==> flow/design.v <==
module comparison (
	input 	    iClk,
	input [7:0] iNum1,
	input [7:0] iNum2,
	output reg [7:0] oNum_Smaller,
	output reg [7:0] oNum_Greater
);
	always@ (posedge iClk) begin
		if (iNum1 <= iNum2) begin
			oNum_Smaller <=  iNum1;
			oNum_Greater <=  iNum2;
		end
		else begin
			oNum_Smaller <=  iNum2;
			oNum_Greater <=  iNum1;
		end
	end
endmodule
module median_filter_w3x3(
	input 	     iClk,
	input  [7:0] iP11, iP12, iP13,
	input  [7:0] iP21, iP22, iP23,
	input  [7:0] iP31, iP32, iP33,
	output [7:0] oMedianValue
);
wire [7:0] MinRow1, MedianRow1, MaxRow1;
	sorter row1(
		.iClk(iClk),
		.iNumA(iP11), 
		.iNumB(iP12), 
		.iNumC(iP13), 
		.oNumMin(MinRow1), 
		.oNumMedian(MedianRow1), 
		.oNumMax(MaxRow1)
	 );
wire [7:0] MinRow2, MedianRow2, MaxRow2;
	sorter row2(
		.iClk(iClk),
		.iNumA(iP21), 
		.iNumB(iP22), 
		.iNumC(iP23), 
		.oNumMin(MinRow2), 
		.oNumMedian(MedianRow2), 
		.oNumMax(MaxRow2)
	 );
wire [7:0] MinRow3, MedianRow3, MaxRow3;
	sorter row3(
		.iClk(iClk),
		.iNumA(iP31), 
		.iNumB(iP32), 
		.iNumC(iP33), 
		.oNumMin(MinRow3), 
		.oNumMedian(MedianRow3), 
		.oNumMax(MaxRow3)
	 );
wire [7:0] p11, p21, p31;
	sorter col1(
		.iClk(iClk),
		.iNumA(MinRow1), 
		.iNumB(MinRow2), 
		.iNumC(MinRow3), 
		.oNumMin(p31), 
		.oNumMedian(p21), 
		.oNumMax(p11)
	 );
wire [7:0] p12, p22, p32;
	sorter col2(
		.iClk(iClk),
		.iNumA(MedianRow1), 
		.iNumB(MedianRow2), 
		.iNumC(MedianRow3), 
		.oNumMin(p32), 
		.oNumMedian(p22), 
		.oNumMax(p12)
	 );
wire [7:0] p13, p23, p33;
	sorter col3(
		.iClk(iClk),
		.iNumA(MaxRow1), 
		.iNumB(MaxRow2), 
		.iNumC(MaxRow3), 
		.oNumMin(p33), 
		.oNumMedian(p23), 
		.oNumMax(p13)
	 );
sorter result(
		.iClk(iClk),
		.iNumA(p11), 
		.iNumB(p22), 
		.iNumC(p33), 
		.oNumMin(), 
		.oNumMedian(oMedianValue), 
		.oNumMax()
	 );
endmodule 
module sorter (
	input 	     iClk,
	input  [7:0] iNumA,
	input  [7:0] iNumB,
	input  [7:0] iNumC,
	output [7:0] oNumMin,
	output [7:0] oNumMedian,
	output [7:0] oNumMax
);
	wire [7:0] temp1, temp2, temp3;
	comparison CP0(.iClk(iClk),.iNum1(iNumA), .iNum2(iNumB), .oNum_Smaller(temp1), .oNum_Greater(temp2) );
	comparison CP1(.iClk(iClk),.iNum1(temp2), .iNum2(iNumC), .oNum_Smaller(temp3), .oNum_Greater(oNumMax) );
	comparison CP2(.iClk(iClk),.iNum1(temp1), .iNum2(temp3), .oNum_Smaller(oNumMin), .oNum_Greater(oNumMedian) );
endmodule
# Reports on median_filter_w3x3
# The steps from the RTL of median_filter_w3x3 to its reports follow in flow order.
# Lines are those of the file above, counted from 1.
# Operators: Yosys type, input widths -> output width; for muxes data width and select width s.
# Cell names lack the library's common part.
# The mark - stands for no value.
# setup
top,median_filter_w3x3
clock_port,iClk
lib,sky130hd
pvt_corner,tt_025C_1v80

# Word level
# Yosys after proc, flatten, opt, wreduce and memory -nomap, before mapping. Enables and synchronous resets that opt folds into registers are not counted as muxes. Memory bits, and registers merged into a memory's read port (data or address), are not among the register bits. Print and check cells are not counted. Equal cells are merged and count once.
# classes
mux,32
compare,20
# op_table
op,n
$mux 8,32
$le 8x8->1,20
# word_totals
regBits,256
out_inout_bits,8
in_bits,73

# Longest topological paths
# Depth = most cells in a row (Yosys ltp): at word level without a register or memory, in the mapped netlist without a sequential cell, where the memories' decode and read muxes count.
# depth
depth_word,2
ABC_AREA,1
mapped_depth,13
mapped_depth_nobuf,12

# After synthesis
# Source: synth_stat.txt of the flow (Yosys; design flattened, memories mapped). It holds for the ABC_AREA given above (unset counts as 0); a run with the other value may have another netlist.
# The area totals of this step are shown rounded.
# mapped
mapped_area_um2,13900
ff_cells,256
stdcells,1780
# by_type
type,n
dfxtp_1,256
ha_1,160
nand2_1,528
nand3_1,256
nand2_2,160
inv_1,208
nand2_4,24
nand4_4,12
buf_12,12
a21oi_1,40
a21o_1,20
nor2_1,36
nor2_4,12
nand4_2,8
buf_4,12
nor2_2,12
buf_2,12
inv_2,12

# Timing after synthesis
# OpenSTA on the mapped netlist: ideal clock, no wires. The path of least setup slack (recovery checks aside). Input and output delay are each 20% of the period. Register names are those of the netlist, which keeps one name where synthesis merged equal registers.
# synth_path
path_kind,input port to flip-flop
from,in iP13[7]
to,reg row1.CP1.oNum_Greater[4]
path_slack_ns,1.952
stages,8
launch_ns,0.768
in_delay_ns,0.768
required_ns,3.728
t_arrival_ns,1.776
path_delay_ns,1.120
tclk_ns,3.84
setup_ns,0.112
n_path_buf,1
synth_period_reached_ns,1.888
# "path_delay_ns" = arrival - input delay + setup time.
# "stages": output pins that drive a net of the path, with the launching flip-flop's if there is one; two outputs of one cell count as two.
# "synth_period_reached_ns" = period - worst setup slack (recovery checks aside). The figure is calculated, with input and output delays left at 20% of the set period.
# The rows between start and end are the longest chain of elaborated cells between them; the timing report does not say that the signal goes this way. Where chains are equally long, one stands for them.
# Each line given opens the expression or statement behind the cell; cells for indexed reads and writes are added by Yosys, which also makes memories of some case tables.
# synth_via
cell_sequence,inv_1 ha_1 a21o_1 nor2_2 nand2_4 buf_4 nand3_1 nand2_1
elab_chain_cells,2
cone_cells,2
classes_between,compare (1); mux (1)
# synth_rtl
item,line,rtl
"start, declared",21,"input [7:0] iP11, iP12, iP13,"
$le 8x8->1,9,if (iNum1 <= iNum2) begin
$mux 8,9,
"end, assigned",11,oNum_Greater <= iNum2;
"end, assigned",15,oNum_Greater <= iNum1;
"end, declared",6,output reg [7:0] oNum_Greater

# Path in the finished layout
# From the final timing report of job 1: the path of least setup slack in the routed layout; clock arrival at registers is part of the times.
# layout_path
path_kind,flip-flop to output port
from,reg result.CP2.oNum_Greater[7]
to,out oMedianValue[7]
stages,2
required_ns,2.30
tclk_ns,2.87
n_path_buf,1
launch_ns,0.54
t_arrival_ns,1.39
path_slack_ns,0.91
# layout_via
cell_sequence,dfxtp_1 clkdlybuf4s50_1
elab_chain_cells,0
cone_cells,0
# layout_rtl
item,line,rtl
"start, declared",6,output reg [7:0] oNum_Greater
"start, assigned",11,oNum_Greater <= iNum2;
"start, assigned",15,oNum_Greater <= iNum1;
"end, declared",24,output [7:0] oMedianValue

Lab notebook: median_filter_w3x3

Stored flow runs of median_filter_w3x3 (2 of them; Yosys, OpenROAD, sky130hd). They differ in their settings and are not a sequence. Constraints: input delay and output delay 20% of the set period each, output load 0.01 pF.
"period_less_ws_ns": clock period set for the run, less the worst setup slack. It is reckoned from that one timing run; input and output delays stay at 20% of the period that was set.
"worst_path_allowed_less_slack_ns" means the part of the period allowed to the worst setup path (the constraints hold back 20% at inputs and 20% at outputs) less its slack; where the path has registers, the arrival times of their clocks count too.
"totalPower_mw" is the tool's figure for a default switching activity; nothing was simulated.
The measured numbers are rounded.

Job 1, flow files:
==> flow/run.sh <==
#!/bin/bash
# the make line also repeats the synthesis and layout settings of config.mk as NAME=value (left out here)
make -C /OpenROAD-flow-scripts/flow DESIGN_CONFIG=/design/flow/config.mk WORK_HOME=/design/flow/orfs CLKGATE_MAP_FILE= finish
==> flow/config.mk <==
export PLATFORM = sky130hd
export DESIGN_NAME = median_filter_w3x3
export DESIGN_NICKNAME = median_filter_w3x3
export VERILOG_FILES = /design/flow/design.v
export SDC_FILE = /design/flow/constraint.sdc
export NUM_CORES = 4
export LEC_CHECK = 0
export ABC_AREA = 1
export CAP_MARGIN = 30
export CORE_ASPECT_RATIO = 1.69
export CORE_MARGIN = 2
export CORE_UTILIZATION = 23
export CTS_CLUSTER_DIAMETER = 309
export GPL_ROUTABILITY_DRIVEN = 1
export SLEW_MARGIN = 20
export TNS_END_PERCENT = 65
==> flow/constraint.sdc <==
create_clock -name core_clock -period 2.87 [get_ports {iClk}]
set_input_delay 0.5740 -clock core_clock [delete_from_list [all_inputs] [get_ports {iClk}]]
set_output_delay 0.5740 -clock core_clock [all_outputs]
set_load 0.01 [all_outputs]

==> results of job 1, as CSV <==
result,value
synthesis_area_um2,13900
final_util_pct,27.0
setup_ws_ns,0.908
totalPower_mw,17.4
finalCellArea_um2,16200
design.die.area_um2,62600
period_less_ws_ns,1.962
worst_path_allowed_less_slack_ns,1.39
worstPathKind,"flip-flop to output port"
tns_setup_ns,0.000

Job 2, flow files:
==> flow/run.sh <==
#!/bin/bash
# the make line also repeats the synthesis and layout settings of config.mk as NAME=value (left out here)
make -C /OpenROAD-flow-scripts/flow DESIGN_CONFIG=/design/flow/config.mk WORK_HOME=/design/flow/orfs CLKGATE_MAP_FILE= finish
==> flow/config.mk <==
export PLATFORM = sky130hd
export DESIGN_NAME = median_filter_w3x3
export DESIGN_NICKNAME = median_filter_w3x3
export VERILOG_FILES = /design/flow/design.v
export SDC_FILE = /design/flow/constraint.sdc
export NUM_CORES = 4
export LEC_CHECK = 0
export CAP_MARGIN = 20
export CELL_PAD_IN_SITES_DETAIL_PLACEMENT = 2
export CELL_PAD_IN_SITES_GLOBAL_PLACEMENT = 0
export CORE_ASPECT_RATIO = 0.69
export CORE_MARGIN = 2
export CORE_UTILIZATION = 40
export CTS_CLUSTER_SIZE = 74
export MAX_ROUTING_LAYER = met5
export MIN_ROUTING_LAYER = met1
export SETUP_SLACK_MARGIN = -0.08
export SLEW_MARGIN = 20
==> flow/constraint.sdc <==
create_clock -name core_clock -period 1.2 [get_ports {iClk}]
set_input_delay 0.2400 -clock core_clock [delete_from_list [all_inputs] [get_ports {iClk}]]
set_output_delay 0.2400 -clock core_clock [all_outputs]
set_load 0.01 [all_outputs]

Job 2: not finished: placement ended with error DPL-0033
